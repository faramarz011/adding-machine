==> flow/design.v <==
module DivSigned (
    input clock,            
    input reset,            
    input start,            
    input [7:0] dividend,   
    input [7:0] divisor,    
    output reg [7:0] quotient,   
    output reg [7:0] remainder,  
    output reg ready            
);
    reg [7:0] dividend_reg;
    reg [7:0] divisor_reg;
    reg [7:0] abs_dividend;
    reg [7:0] abs_divisor;
    reg sign;  
    typedef enum logic [1:0] {
        IDLE = 2'b00,     
        CALC = 2'b01,     
        DONE = 2'b10      
    } state_t;
    state_t current_state, next_state;
    always @(posedge clock or posedge reset) begin
        if (reset) begin
            current_state <= IDLE;
        end else begin
            current_state <= next_state;
        end
    end
    always @(*) begin
        case (current_state)
            IDLE: begin
                if (start) begin
                    next_state = CALC;
                end else begin
                    next_state = IDLE;
                end
            end
            CALC: begin
                next_state = DONE;
            end
            DONE: begin
                next_state = IDLE;
            end
            default: begin
                next_state = IDLE;
            end
        endcase
    end
    always @(posedge clock or posedge reset) begin
        if (reset) begin
            quotient <= 8'b0;
            remainder <= 8'b0;
            ready <= 1'b0;
        end else begin
            case (current_state)
                IDLE: begin
                    dividend_reg <= dividend;
                    divisor_reg <= divisor;
                    abs_dividend <= (dividend[7] == 1'b1) ? -dividend : dividend;  
                    abs_divisor <= (divisor[7] == 1'b1) ? -divisor : divisor;      
                    sign <= dividend[7] ^ divisor[7];  
                    ready <= 1'b0;
                end
                CALC: begin
                    if (abs_divisor != 0) begin
                        quotient <= sign ? -(abs_dividend / abs_divisor) : (abs_dividend / abs_divisor);
                        remainder <= abs_dividend % abs_divisor;
                    end else begin
                        quotient <= 8'b0;  
                        remainder <= abs_dividend;
                    end
                end
                DONE: begin
                    ready <= 1'b1;  
                end
            endcase
        end
    end
endmodule
* Step by step through the tools: DivSigned
The steps from the RTL of DivSigned to its reports follow in flow order.
Line numbers count from 1 in the design file above.
Operators: Yosys type, input widths -> output width; for muxes data width and select width s.
Library cell names are shortened.
The mark - stands for no value.
- Top :: DivSigned
- Clock :: clock
- Cell library :: sky130hd
- Library corner :: tt_025C_1v80

* Word-level counts
Source: Yosys, flattened and elaborated, memories not mapped. Widths are those after wreduce. Registers that Yosys merges into a memory's read port (data or address) are not register bits. Print and check cells do not count. Equal cells are merged and count once.
- Bits in registers :: 36
- Bits of input ports :: 19
- Add/subtract/negate cells :: 3
- Divide/modulo/power cells :: 2
- Reductions and logical operators :: 4
- Bitwise gates (word level) :: 2
- Mux-type cells :: 8
- Equality and inequality tests :: 2
** Operator list (number)
- $div 8x8->8 :: 1
- $mod 8x8->8 :: 1
- $neg 8->8 :: 3
- $mux 8 :: 3
- $mux 7 :: 2
- $reduce_bool 8->1 :: 1
- $pmux 2 s2 :: 1
- $eq 2x1->1 const B :: 1
- $eq 2x2->1 const B :: 1
- $logic_not 2->1 :: 1
- $reduce_and 2->1 :: 1
- $reduce_bool 2->1 :: 1
- $pmux 1 s2 :: 1
- $xor 1x1->1 :: 1
- $not 1->1 :: 1
- $mux 1 :: 1

* Logic depth
Yosys ltp: most cells in a row. Word level: on the elaborated netlist, between registers, memories and ports. Mapped: between sequential cells and ports; inverters and the memories' decode and read muxes count.
- Word-level depth :: 4
- ABC_AREA :: 0
- Gate-level depth with buffers :: 55

* Mapped cells and area
Yosys stat after the flow's synthesis: flattened, memories mapped to cells. It holds for the ABC_AREA given above (unset counts as 0); a run with the other value may have another netlist.
- Synthesis area :: 3767.4 µm²
- Cell count :: 428
- Mapped flip-flops :: 37
- Buffers :: 12
** Cell types
- edfxtp_1 :: number 17, area in all 510.49 µm²
- ha_1 :: number 40, area in all 500.48 µm²
- dfrtp_1 :: number 19, area in all 475.456 µm²
- xnor2_1 :: number 25, area in all 218.96 µm²
- inv_1 :: number 38, area in all 142.637 µm²
- nand2_1 :: number 34, area in all 127.622 µm²
- mux2i_1 :: number 11, area in all 110.106 µm²
- nor2_1 :: number 27, area in all 101.347 µm²
- a21oi_1 :: number 19, area in all 95.091 µm²
- nor3_1 :: number 18, area in all 90.086 µm²
- o21a_1 :: number 12, area in all 90.086 µm²
- o21ai_0 :: number 15, area in all 75.072 µm²
- xor2_1 :: number 7, area in all 61.309 µm²
- o31ai_1 :: number 8, area in all 60.058 µm²
- o2bb2ai_1 :: number 6, area in all 52.55 µm²
- o211ai_1 :: number 6, area in all 45.043 µm²
- o21ai_1 :: number 9, area in all 45.043 µm²
- a21o_1 :: number 5, area in all 37.536 µm²
Other cell types: 60; their cells: 112.

* Worst setup path after synthesis
Path of least setup slack by OpenSTA after synthesis, without wires, with an ideal clock, recovery checks aside; 20% of the period is set as input and as output delay. Where synthesis merged equal registers, the netlist keeps one of their names.
- Path type :: reg2reg
- From :: register abs_divisor[4]
- To :: register quotient[4]
- Clock period :: 18.6 ns
- Library setup time :: 0.095 ns
- Arrival :: 10.963 ns
- Launch time at the first pin :: 0.000 ns
- Path buffers :: 2
- Slack :: 7.542 ns
- Delay of the path :: 11.058 ns
- Driving pins on the path :: 52
- Period reached after synthesis :: 11.058 ns
"delay of the path" is the arrival time less input delay plus setup time.
"driving pins on the path": output pins that drive a net of the path, with the launching flip-flop's if there is one; two outputs of one cell count as two.
"period reached after synthesis" = period - worst setup slack (recovery checks aside). The figure is calculated, with input and output delays left at 20% of the set period.
The rows between start and end are the longest chain of elaborated cells between them; the timing report does not say that the signal goes this way. Where chains are equally long, one stands for them.
A line is the first line of the expression or statement that the cell stems from. Yosys adds cells for indexed reads and writes and turns some case tables into memories.
At most two assigning lines are given for a register; there are more.
- Cells stage by stage :: edfxtp_1 -> nor4_2 -> nand2_1 -> nor2_1 -> a21oi_1 -> a21oi_1 -> ha_1 -> o21a_1 -> o311ai_0 -> and3_1 -> ha_1 -> and3b_1 -> a41o_1 -> o21ai_2 -> mux2i_1 -> inv_1 -> ha_1 -> a21oi_1 -> (+16 left out) -> ha_1 -> o21ai_1 -> a211oi_2 -> nand4_1 -> a21oi_4 -> buf_4 -> mux2i_1 -> fa_1 -> a21oi_2 -> o2111ai_2 -> o311a_1 -> or2_4 -> clkinv_1 -> ha_1 -> inv_1 -> o21ai_1 -> xnor2_1 -> o31ai_1
- Length of the longest elaborated chain :: 4
- Elaborated cells on any way between the ends :: 5
- RTL lines with such cells :: 2
** RTL lines, path post-synthesis
- from (decl) :: line 14 : reg [7:0] abs_divisor;
- from (assign) :: line 60 : abs_divisor <= (divisor[7] == 1'b1) ? -divisor : divisor;
- $div 8x8->8 :: line 66 : quotient <= sign ? -(abs_dividend / abs_divisor) : (abs_dividend / abs_divisor);
- $neg 8->8 :: line 66
- $mux 8 :: line 66
- $mux 8 :: line 65 : if (abs_divisor != 0) begin
- to (assign) :: line 66
- to (assign) :: line 69 : quotient <= 8'b0;
- to (decl) :: line 7 : output reg [7:0] quotient,

* Worst path after layout
Path of least setup slack in the final report of run 1 (OpenROAD, finished layout, wires in). Where an end is a register, its clock arrival counts in the times.
- Path type :: reg2reg
- From :: register abs_divisor[7]
- To :: register quotient[4]
- Driving pins on the path :: 53
- Arrival :: 13.76 ns
- Launch time at the first pin :: 0.28 ns
- Slack :: 4.33 ns
- Clock period :: 17.9 ns
- Library setup time :: 0.09 ns
- Path buffers :: 0
The rows between start and end are the longest chain of elaborated cells between them; the timing report does not say that the signal goes this way. Where chains are equally long, one stands for them.
At most two assigning lines are given for a register; there are more.
- Cells stage by stage :: edfxtp_1 -> nor4_2 -> nand2_1 -> nor2_1 -> a21oi_1 -> a21oi_1 -> ha_1 -> o21a_1 -> o311ai_0 -> and3_1 -> ha_1 -> and3b_1 -> a41o_1 -> o21ai_2 -> mux2i_1 -> inv_1 -> ha_1 -> a21oi_1 -> (+17 left out) -> o21ai_1 -> a211oi_2 -> nand4_1 -> a21oi_4 -> inv_1 -> nor3b_1 -> a211o_1 -> ha_1 -> nand3_1 -> o2111ai_2 -> o311a_1 -> or2_4 -> clkinv_1 -> ha_1 -> inv_1 -> o21ai_1 -> xnor2_1 -> o31ai_1
- Length of the longest elaborated chain :: 4
- Elaborated cells on any way between the ends :: 5
- RTL lines with such cells :: 2
** RTL lines, path post-layout
- from (decl) :: line 14 : reg [7:0] abs_divisor;
- from (assign) :: line 60 : abs_divisor <= (divisor[7] == 1'b1) ? -divisor : divisor;
- $div 8x8->8 :: line 66 : quotient <= sign ? -(abs_dividend / abs_divisor) : (abs_dividend / abs_divisor);
- $neg 8->8 :: line 66
- $mux 8 :: line 66
- $mux 8 :: line 65 : if (abs_divisor != 0) begin
- to (assign) :: line 66
- to (assign) :: line 69 : quotient <= 8'b0;
- to (decl) :: line 7 : output reg [7:0] quotient,

Measured results for DivSigned: 2 stored runs of the Yosys and OpenROAD flow on sky130hd. The settings differ; the order carries no meaning. The constraints put input and output delay at 20% of the set period each and load the outputs with 0.01 pF.
"period achieved": clock period set for the run, less the worst setup slack. It is reckoned from that one timing run; input and output delays stay at 20% of the period that was set.
By "time on the worst setup path" is meant the share of the clock period that the worst setup path is allowed (20% is reserved at inputs, 20% at outputs), minus its slack. Clock arrival times at its registers enter into it.
By "power consumption" is meant OpenSTA's value without simulated activity: inputs other than the clock are taken to toggle once in ten clock periods, and the tool carries that through the logic.

** Run 1
- Settings :: period_ns=17.9; CORE_UTILIZATION=23; SETUP_SLACK_MARGIN=-0.91; PLACE_DENSITY_LB_ADDON=0.18; CORE_ASPECT_RATIO=1.19; CORE_MARGIN=5; CELL_PAD_IN_SITES_GLOBAL_PLACEMENT=3; TNS_END_PERCENT=25; CTS_CLUSTER_SIZE=59; CTS_CLUSTER_DIAMETER=132; CAP_MARGIN=30; MIN_ROUTING_LAYER=met1; SLEW_MARGIN=20
- Netlist area reported by Yosys :: 3767.4 µm²
- Die size :: 19049.0 µm²
- Standard-cell area of the final layout :: 4514.3 µm²
- Final utilization :: 27.9%
- Setup slack of the critical path :: 4.328 ns
- Total negative setup slack :: 0.000 ns
- Worst-case hold slack :: 0.476 ns
- Power consumption :: 411 uW
- Period achieved :: 13.572 ns
- Time on the worst setup path :: 13.57 ns
- Worst path kind :: reg2reg

** Run 2
- Settings :: period_ns=7.49; CAP_MARGIN=20; CORE_MARGIN=2; CORE_UTILIZATION=40; SLEW_MARGIN=20
- Netlist area reported by Yosys :: 3767.4 µm²
- Die size :: 10211.1 µm²
- Standard-cell area of the final layout :: 6052.1 µm²
- Final utilization :: 65.8%
- Setup slack of the critical path :: -2.859 ns
- Total negative setup slack :: -43.879 ns
- Worst-case hold slack :: 0.457 ns
- Power consumption :: 1091 uW
- Period achieved :: 10.349 ns
- Time on the worst setup path :: 10.35 ns
- Worst path kind :: reg2reg
